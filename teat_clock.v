==> flow/design.v <==
module test_clock(
    input clk,
    input rst_n,
    input inc,
    input start,
    input stop,
    input alarm_en,
    input [3:0] sw_ones,
    input [3:0] sw_tens,
    input mode_alarm,
    input fast,
    output reg [6:0] seg_state,
    output [3:0] bcd_sec_tens,
    output [3:0] bcd_min_ones,
    output [3:0] bcd_min_tens,
    output [3:0] bcd_hour_ones,
    output [3:0] bcd_hour_tens,
    output alarm
);
    reg start_s, stop_s, pulse_s, alarm_s;
    reg start_d, stop_d, pulse_d;
    always @(posedge clk or negedge rst_n) begin
        if (!rst_n) begin
            start_s <= 1'b0;
            stop_s <= 1'b0;
            pulse_s <= 1'b0;
            alarm_s <= 1'b0;
        end else begin
            start_s <= start;
            stop_s <= stop;
            pulse_s <= inc;
            alarm_s <= alarm_en;
        end
    end
    always @(posedge clk or negedge rst_n) begin
        if (!rst_n) begin
            start_d <= 1'b0;
            stop_d <= 1'b0;
            pulse_d <= 1'b0;
        end else begin
            start_d <= start_s;
            stop_d <= stop_s;
            pulse_d <= pulse_s;
        end
    end
    wire start_rise = start_s & ~start_d;
    wire stop_rise  = stop_s & ~stop_d;
    wire pulse_rise = pulse_s & ~pulse_d;
    reg [9:0] div_cnt;
    reg tick_1hz;
    reg blink;
    wire [9:0] div_max = fast ? 10'd100 : 10'd1000;
    always @(posedge clk or negedge rst_n) begin
        if (!rst_n) begin
            div_cnt <= 10'd0;
            tick_1hz <= 1'b0;
            blink <= 1'b0;
        end else begin
            if (div_cnt == (div_max - 10'd1)) begin
                div_cnt <= 10'd0;
                tick_1hz <= 1'b1;
                blink <= ~blink;
            end else begin
                div_cnt <= div_cnt + 10'd1;
                tick_1hz <= 1'b0;
            end
        end
    end
    reg set_mode;
    reg [1:0] sel;
    reg run_en;
    reg [3:0] hour_tens, hour_ones;
    reg [3:0] min_tens, min_ones;
    reg [3:0] sec_tens, sec_ones;
    wire tick_en = run_en && tick_1hz && (!set_mode || mode_alarm);
    wire inc_hour_clk = set_mode && !mode_alarm && pulse_rise && (sel == 2'd0);
    wire inc_min_clk  = set_mode && !mode_alarm && pulse_rise && (sel == 2'd1);
    wire inc_sec_clk  = set_mode && !mode_alarm && pulse_rise && (sel == 2'd2);
    wire inc_hour_alarm = set_mode && mode_alarm && pulse_rise && (sel == 2'd0);
    wire inc_min_alarm  = set_mode && mode_alarm && pulse_rise && (sel == 2'd1);
    wire sec_ones_max = (sec_ones == 4'd9);
    wire sec_tens_max = (sec_tens == 4'd5);
    wire min_ones_max = (min_ones == 4'd9);
    wire min_tens_max = (min_tens == 4'd5);
    wire hour_ones_max = (hour_tens == 4'd2) ? (hour_ones == 4'd3) : (hour_ones == 4'd9);
    wire hour_is_23 = (hour_tens == 4'd2) && (hour_ones == 4'd3);
    wire en_sec = tick_en | inc_sec_clk;
    wire carry_sec_ones = en_sec & sec_ones_max;
    wire carry_sec = carry_sec_ones & sec_tens_max;
    wire carry_sec_tick = tick_en & sec_ones_max & sec_tens_max;
    wire en_min = carry_sec_tick | inc_min_clk;
    wire carry_min_ones = en_min & min_ones_max;
    wire carry_min_tick = carry_sec_tick & min_ones_max & min_tens_max;
    wire en_hour = carry_min_tick | inc_hour_clk;
    reg [3:0] alarm_hour_tens, alarm_hour_ones;
    reg [3:0] alarm_min_tens, alarm_min_ones;
    wire alarm_min_ones_max = (alarm_min_ones == 4'd9);
    wire alarm_min_tens_max = (alarm_min_tens == 4'd5);
    wire alarm_hour_ones_max = (alarm_hour_tens == 4'd2) ? (alarm_hour_ones == 4'd3) : (alarm_hour_ones == 4'd9);
    wire alarm_hour_is_23 = (alarm_hour_tens == 4'd2) && (alarm_hour_ones == 4'd3);
    wire alarm_carry_min_ones = inc_min_alarm & alarm_min_ones_max;
    wire alarm_en_hour = inc_hour_alarm;
    reg alarm_active;
    reg [5:0] alarm_ring_cnt;
    wire alarm_enable = alarm_s;
    wire alarm_fire = alarm_enable && !set_mode && tick_en &&
                      (sec_tens == 4'd0) && (sec_ones == 4'd0) &&
                      (min_tens == alarm_min_tens) && (min_ones == alarm_min_ones) &&
                      (hour_tens == alarm_hour_tens) && (hour_ones == alarm_hour_ones);
    reg chime_active;
    reg [1:0] chime_cnt;
    wire chime_fire = !set_mode && run_en && tick_1hz &&
                      (sec_tens == 4'd0) && (sec_ones == 4'd0) &&
                      (min_tens == 4'd0) && (min_ones == 4'd0);
    always @(posedge clk or negedge rst_n) begin
        if (!rst_n) begin
            set_mode <= 1'b0;
            sel <= 2'd0;
            run_en <= 1'b1;
            hour_tens <= 4'd0;
            hour_ones <= 4'd0;
            min_tens <= 4'd0;
            min_ones <= 4'd0;
            sec_tens <= 4'd0;
            sec_ones <= 4'd0;
            alarm_hour_tens <= 4'd0;
            alarm_hour_ones <= 4'd0;
            alarm_min_tens <= 4'd0;
            alarm_min_ones <= 4'd0;
            alarm_active <= 1'b0;
            alarm_ring_cnt <= 6'd0;
            chime_active <= 1'b0;
            chime_cnt <= 2'd0;
        end else begin
            if (start_rise && !set_mode) begin
                run_en <= ~run_en;
            end
            if (stop_rise) begin
                set_mode <= ~set_mode;
                sel <= 2'd0;
            end
            if (set_mode && start_rise) begin
                if (mode_alarm) begin
                    if (sel == 2'd1) sel <= 2'd0;
                    else sel <= sel + 2'd1;
                end else begin
                    if (sel == 2'd2) sel <= 2'd0;
                    else sel <= sel + 2'd1;
                end
            end
            if (en_sec) begin
                if (sec_ones_max) sec_ones <= 4'd0;
                else sec_ones <= sec_ones + 4'd1;
            end
            if (carry_sec_ones) begin
                if (sec_tens_max) sec_tens <= 4'd0;
                else sec_tens <= sec_tens + 4'd1;
            end
            if (en_min) begin
                if (min_ones_max) min_ones <= 4'd0;
                else min_ones <= min_ones + 4'd1;
            end
            if (carry_min_ones) begin
                if (min_tens_max) min_tens <= 4'd0;
                else min_tens <= min_tens + 4'd1;
            end
            if (en_hour) begin
                if (hour_is_23) begin
                    hour_tens <= 4'd0;
                    hour_ones <= 4'd0;
                end else if (hour_ones_max) begin
                    hour_ones <= 4'd0;
                    hour_tens <= hour_tens + 4'd1;
                end else begin
                    hour_ones <= hour_ones + 4'd1;
                end
            end
            if (inc_min_alarm) begin
                if (alarm_min_ones_max) alarm_min_ones <= 4'd0;
                else alarm_min_ones <= alarm_min_ones + 4'd1;
            end
            if (alarm_carry_min_ones) begin
                if (alarm_min_tens_max) alarm_min_tens <= 4'd0;
                else alarm_min_tens <= alarm_min_tens + 4'd1;
            end
            if (alarm_en_hour) begin
                if (alarm_hour_is_23) begin
                    alarm_hour_tens <= 4'd0;
                    alarm_hour_ones <= 4'd0;
                end else if (alarm_hour_ones_max) begin
                    alarm_hour_ones <= 4'd0;
                    alarm_hour_tens <= alarm_hour_tens + 4'd1;
                end else begin
                    alarm_hour_ones <= alarm_hour_ones + 4'd1;
                end
            end
            if (!alarm_enable) begin
                alarm_active <= 1'b0;
                alarm_ring_cnt <= 6'd0;
            end else if (alarm_fire) begin
                alarm_active <= 1'b1;
                alarm_ring_cnt <= 6'd0;
            end else if (alarm_active) begin
                if (start_rise || stop_rise) begin
                    alarm_active <= 1'b0;
                    alarm_ring_cnt <= 6'd0;
                end else if (tick_en) begin
                    if (alarm_ring_cnt == 6'd29) begin
                        alarm_active <= 1'b0;
                        alarm_ring_cnt <= 6'd0;
                    end else begin
                        alarm_ring_cnt <= alarm_ring_cnt + 6'd1;
                    end
                end
            end
            if (set_mode) begin
                chime_active <= 1'b0;
                chime_cnt <= 2'd0;
            end else if (alarm_active || alarm_fire) begin
                chime_active <= 1'b0;
                chime_cnt <= 2'd0;
            end else if (chime_fire) begin
                chime_active <= 1'b1;
                chime_cnt <= 2'd0;
            end else if (chime_active) begin
                if (start_rise || stop_rise) begin
                    chime_active <= 1'b0;
                    chime_cnt <= 2'd0;
                end else if (tick_1hz) begin
                    if (chime_cnt == 2'd1) begin
                        chime_active <= 1'b0;
                        chime_cnt <= 2'd0;
                    end else begin
                        chime_cnt <= chime_cnt + 2'd1;
                    end
                end
            end
        end
    end
    wire edit_alarm = set_mode && mode_alarm;
    wire [3:0] disp_hour_tens = edit_alarm ? alarm_hour_tens : hour_tens;
    wire [3:0] disp_hour_ones = edit_alarm ? alarm_hour_ones : hour_ones;
    wire [3:0] disp_min_tens  = edit_alarm ? alarm_min_tens  : min_tens;
    wire [3:0] disp_min_ones  = edit_alarm ? alarm_min_ones  : min_ones;
    wire [3:0] disp_sec_tens  = edit_alarm ? 4'd0 : sec_tens;
    wire [3:0] disp_sec_ones  = edit_alarm ? 4'd0 : sec_ones;
    always @(*) begin
        if (set_mode && !mode_alarm && (sel == 2'd2) && !blink) begin
            seg_state = 7'b0000000;
        end else begin
            case (disp_sec_ones)
                4'd0: seg_state = 7'b1111110;
                4'd1: seg_state = 7'b0110000;
                4'd2: seg_state = 7'b1101101;
                4'd3: seg_state = 7'b1111001;
                4'd4: seg_state = 7'b0110011;
                4'd5: seg_state = 7'b1011011;
                4'd6: seg_state = 7'b1011111;
                4'd7: seg_state = 7'b1110000;
                4'd8: seg_state = 7'b1111111;
                4'd9: seg_state = 7'b1111011;
                default: seg_state = 7'b0000000;
            endcase
        end
    end
    wire blink_off = set_mode && !blink;
    wire sel_clk_hour = set_mode && !mode_alarm && (sel == 2'd0);
    wire sel_clk_min  = set_mode && !mode_alarm && (sel == 2'd1);
    wire sel_clk_sec  = set_mode && !mode_alarm && (sel == 2'd2);
    wire sel_alarm_hour = set_mode && mode_alarm && (sel == 2'd0);
    wire sel_alarm_min  = set_mode && mode_alarm && (sel == 2'd1);
    wire [3:0] blank_bcd = 4'hf;
    assign bcd_sec_tens  = (blink_off && sel_clk_sec) ? blank_bcd : disp_sec_tens;
    assign bcd_min_ones  = (blink_off && (sel_clk_min || sel_alarm_min)) ? blank_bcd : disp_min_ones;
    assign bcd_min_tens  = (blink_off && (sel_clk_min || sel_alarm_min)) ? blank_bcd : disp_min_tens;
    assign bcd_hour_ones = (blink_off && (sel_clk_hour || sel_alarm_hour)) ? blank_bcd : disp_hour_ones;
    assign bcd_hour_tens = (blink_off && (sel_clk_hour || sel_alarm_hour)) ? blank_bcd : disp_hour_tens;
    assign alarm = alarm_active ? clk : (chime_active ? clk : (set_mode ? blink : 1'b0));
endmodule
# Reports on test_clock
# Tool output for the design above, in the order of the flow.
# Lines are those of the file above, counted from 1.
# Not given: n/a
dict set report setup {
  top {test_clock}
  clk_port {clk}
  library {sky130hd}
  corner {tt_025C_1v80}
}

# Word-level counts
# Counts by Yosys on the flattened word-level netlist (proc, flatten, opt, wreduce; memories kept). Register bits leave out memories and registers merged into their read ports (data or address). Print and check cells are left out. Cells with the same type and inputs are merged into one.
# Yosys's memory passes give these memory sizes; they may raise the number of words (mostly to a power of two), join words into wider ones and drop unused or constant bits.
dict set report bits {
  elab_cells 211
  rom_bits 112
  output_inout_bits 28
  register_bits 73
  mem_count 1
  in_bits 16
}
# name size width read_ports write_ports line_no
set memory_table {}
lappend memory_table {{(name not given)} 16 7 1 0 251} ;# case (disp_sec_ones)
dict set report op_classes {
  reduce_logical 61
  equal 23
  muxes 65
  addsub 15
  logic 19
}
# cell count
set ops {}
lappend ops {{4-bit two-way mux} 25}
lappend ops {{4-bit by 1-bit adder with 4-bit output with constant B} 10}
lappend ops {{1-bit logical AND} 39}
lappend ops {{6-bit two-way mux} 6}
lappend ops {{2-bit two-way mux} 12}
lappend ops {{4-bit == test with constant B} 5}
lappend ops {{10-bit two-way mux} 2}
lappend ops {{1-bit two-way mux} 19}
lappend ops {{4-bit by 2-bit == test with 1-bit output with constant B} 4}
lappend ops {{4-bit == test} 4}
lappend ops {{4-bit zero test} 4}
lappend ops {{4-bit by 3-bit == test with 1-bit output with constant B} 3}
lappend ops {{1-bit AND} 10}
lappend ops {{10-bit by 1-bit adder with 10-bit output with constant B} 1}
lappend ops {{10-bit by 1-bit subtractor with 10-bit output with constant B} 1}
lappend ops {{10-bit == test} 1}
lappend ops {{2-bit AND reduction} 4}
lappend ops {{7-bit two-way mux} 1}
lappend ops {{1-bit inverter} 6}
lappend ops {{2-bit nonzero test} 3}
lappend ops {{6-bit by 1-bit adder with 6-bit output with constant B} 1}
lappend ops {{6-bit by 5-bit == test with 1-bit output with constant B} 1}
lappend ops {{1-bit logical OR} 5}
lappend ops {{5-bit nonzero test} 1}
lappend ops {{2-bit by 1-bit adder with 2-bit output with constant B} 2}
lappend ops {{2-bit by 1-bit == test with 1-bit output with constant B} 2}
lappend ops {{4-bit by 1-bit != test with 1-bit output with constant B} 1}
lappend ops {{4-bit nonzero test} 1}
# Not listed: further kinds 5, cells in them 9.

# Depth
# Longest topological path by Yosys (ltp), each cell counted once; first at word level (registers and memories cut), then after technology mapping (sequential cells cut; the memories' decode and read muxes count).
dict set report depth {
  depth_word 13
  abc_area 0
  ltp_mapped 10
  depth_no_buf 8
}

# Netlist
# Source: synth_stat.txt of the flow (Yosys; design flattened, memories mapped). It holds for the ABC_AREA given above (unset counts as 0); a run with the other value may have another netlist.
dict set report mapped {
  buffers 20
  cells 488
  flip_flops 73
  yosys_area_um2 4410.5
  seq_area_um2 1828.0
}
# cell count type_area_um2
set types {}
lappend types {sky130_fd_sc_hd__dfrtp_1 72 1.8E+03}
lappend types {sky130_fd_sc_hd__xnor2_1 31 271.51}
lappend types {sky130_fd_sc_hd__nand2_1 60 225.216}
lappend types {sky130_fd_sc_hd__ha_1 16 200.192}
lappend types {sky130_fd_sc_hd__nand3_1 36 180.173}
lappend types {sky130_fd_sc_hd__nor2_1 41 153.898}
lappend types {sky130_fd_sc_hd__o21ai_0 26 130.125}
lappend types {sky130_fd_sc_hd__mux2_2 9 101.347}
lappend types {sky130_fd_sc_hd__a21oi_1 17 85.082}
lappend types {sky130_fd_sc_hd__inv_1 22 82.579}
lappend types {sky130_fd_sc_hd__xor2_1 8 70.067}
lappend types {sky130_fd_sc_hd__nand2b_1 11 68.816}
lappend types {sky130_fd_sc_hd__clkbuf_1 16 60.058}
lappend types {sky130_fd_sc_hd__o211ai_1 7 52.55}
lappend types {sky130_fd_sc_hd__nor4b_4 2 47.546}
lappend types {sky130_fd_sc_hd__nand4_1 7 43.792}
lappend types {sky130_fd_sc_hd__nor2b_1 7 43.792}
lappend types {sky130_fd_sc_hd__a21o_1 5 37.536}
# Other cell types: 49; their cells: 95.

; 2 stored runs of test_clock in the flow (synthesis by Yosys, layout by OpenROAD, sky130hd cells), in arbitrary order. Constraints: input delay and output delay 20% of the set period each, output load 0.01 pF.
; By "achievedPeriod_ns" is meant the clock period of the run minus its worst setup slack. This is arithmetic on one report: input and output delays are still those of the set period (20% each).
; By "worst_path_allowed_less_slack_ns" is meant the share of the clock period that the worst setup path is allowed (20% is reserved at inputs, 20% at outputs), minus its slack. Clock arrival times at its registers enter into it.
; "final_power_mw" rests on the timing tool's default activity at the inputs, not on a simulated workload.

[entry A: settings]
period_ns = 3.29
CORE_UTILIZATION = 17
PLACE_DENSITY = 0.38
CELL_PAD_IN_SITES_GLOBAL_PLACEMENT = 0
CELL_PAD_IN_SITES_DETAIL_PLACEMENT = 1
TNS_END_PERCENT = 20
CTS_CLUSTER_SIZE = 84
SLEW_MARGIN = 25
MIN_ROUTING_LAYER = met1
MAX_ROUTING_LAYER = met4
CAP_MARGIN = 20
CORE_MARGIN = 2
[entry A: results]
yosys_chip_area_um2 = 4410.5
achievedPeriod_ns = 3.156
worst_path_allowed_less_slack_ns = 1.84
worst_setup_path_type = input port to output port
setup_ws_ns = 0.134
final_setup_tns_ns = 0.000
util_pct = 22.3
design.die.area_um2 = 27248.1
final_power_mw = 4.084
final_cell_area_um2 = 5644.2

[entry B: settings]
period_ns = 3.5
CORE_UTILIZATION = 39
SETUP_SLACK_MARGIN = 0.91
PLACE_DENSITY_LB_ADDON = 0.29
CELL_PAD_IN_SITES_GLOBAL_PLACEMENT = 2
TNS_END_PERCENT = 90
ABC_AREA = 1
GPL_ROUTABILITY_DRIVEN = 1
CTS_CLUSTER_SIZE = 45
CAP_MARGIN = 25
CORE_MARGIN = 2
SLEW_MARGIN = 20
[entry B: results]
final_cell_area_um2 = 5911.9
design.die.area_um2 = 12910.6
setup_ws_ns = 0.509
final_setup_tns_ns = 0.000
final_power_mw = 4.060
yosys_chip_area_um2 = 4687.0
util_pct = 49.8
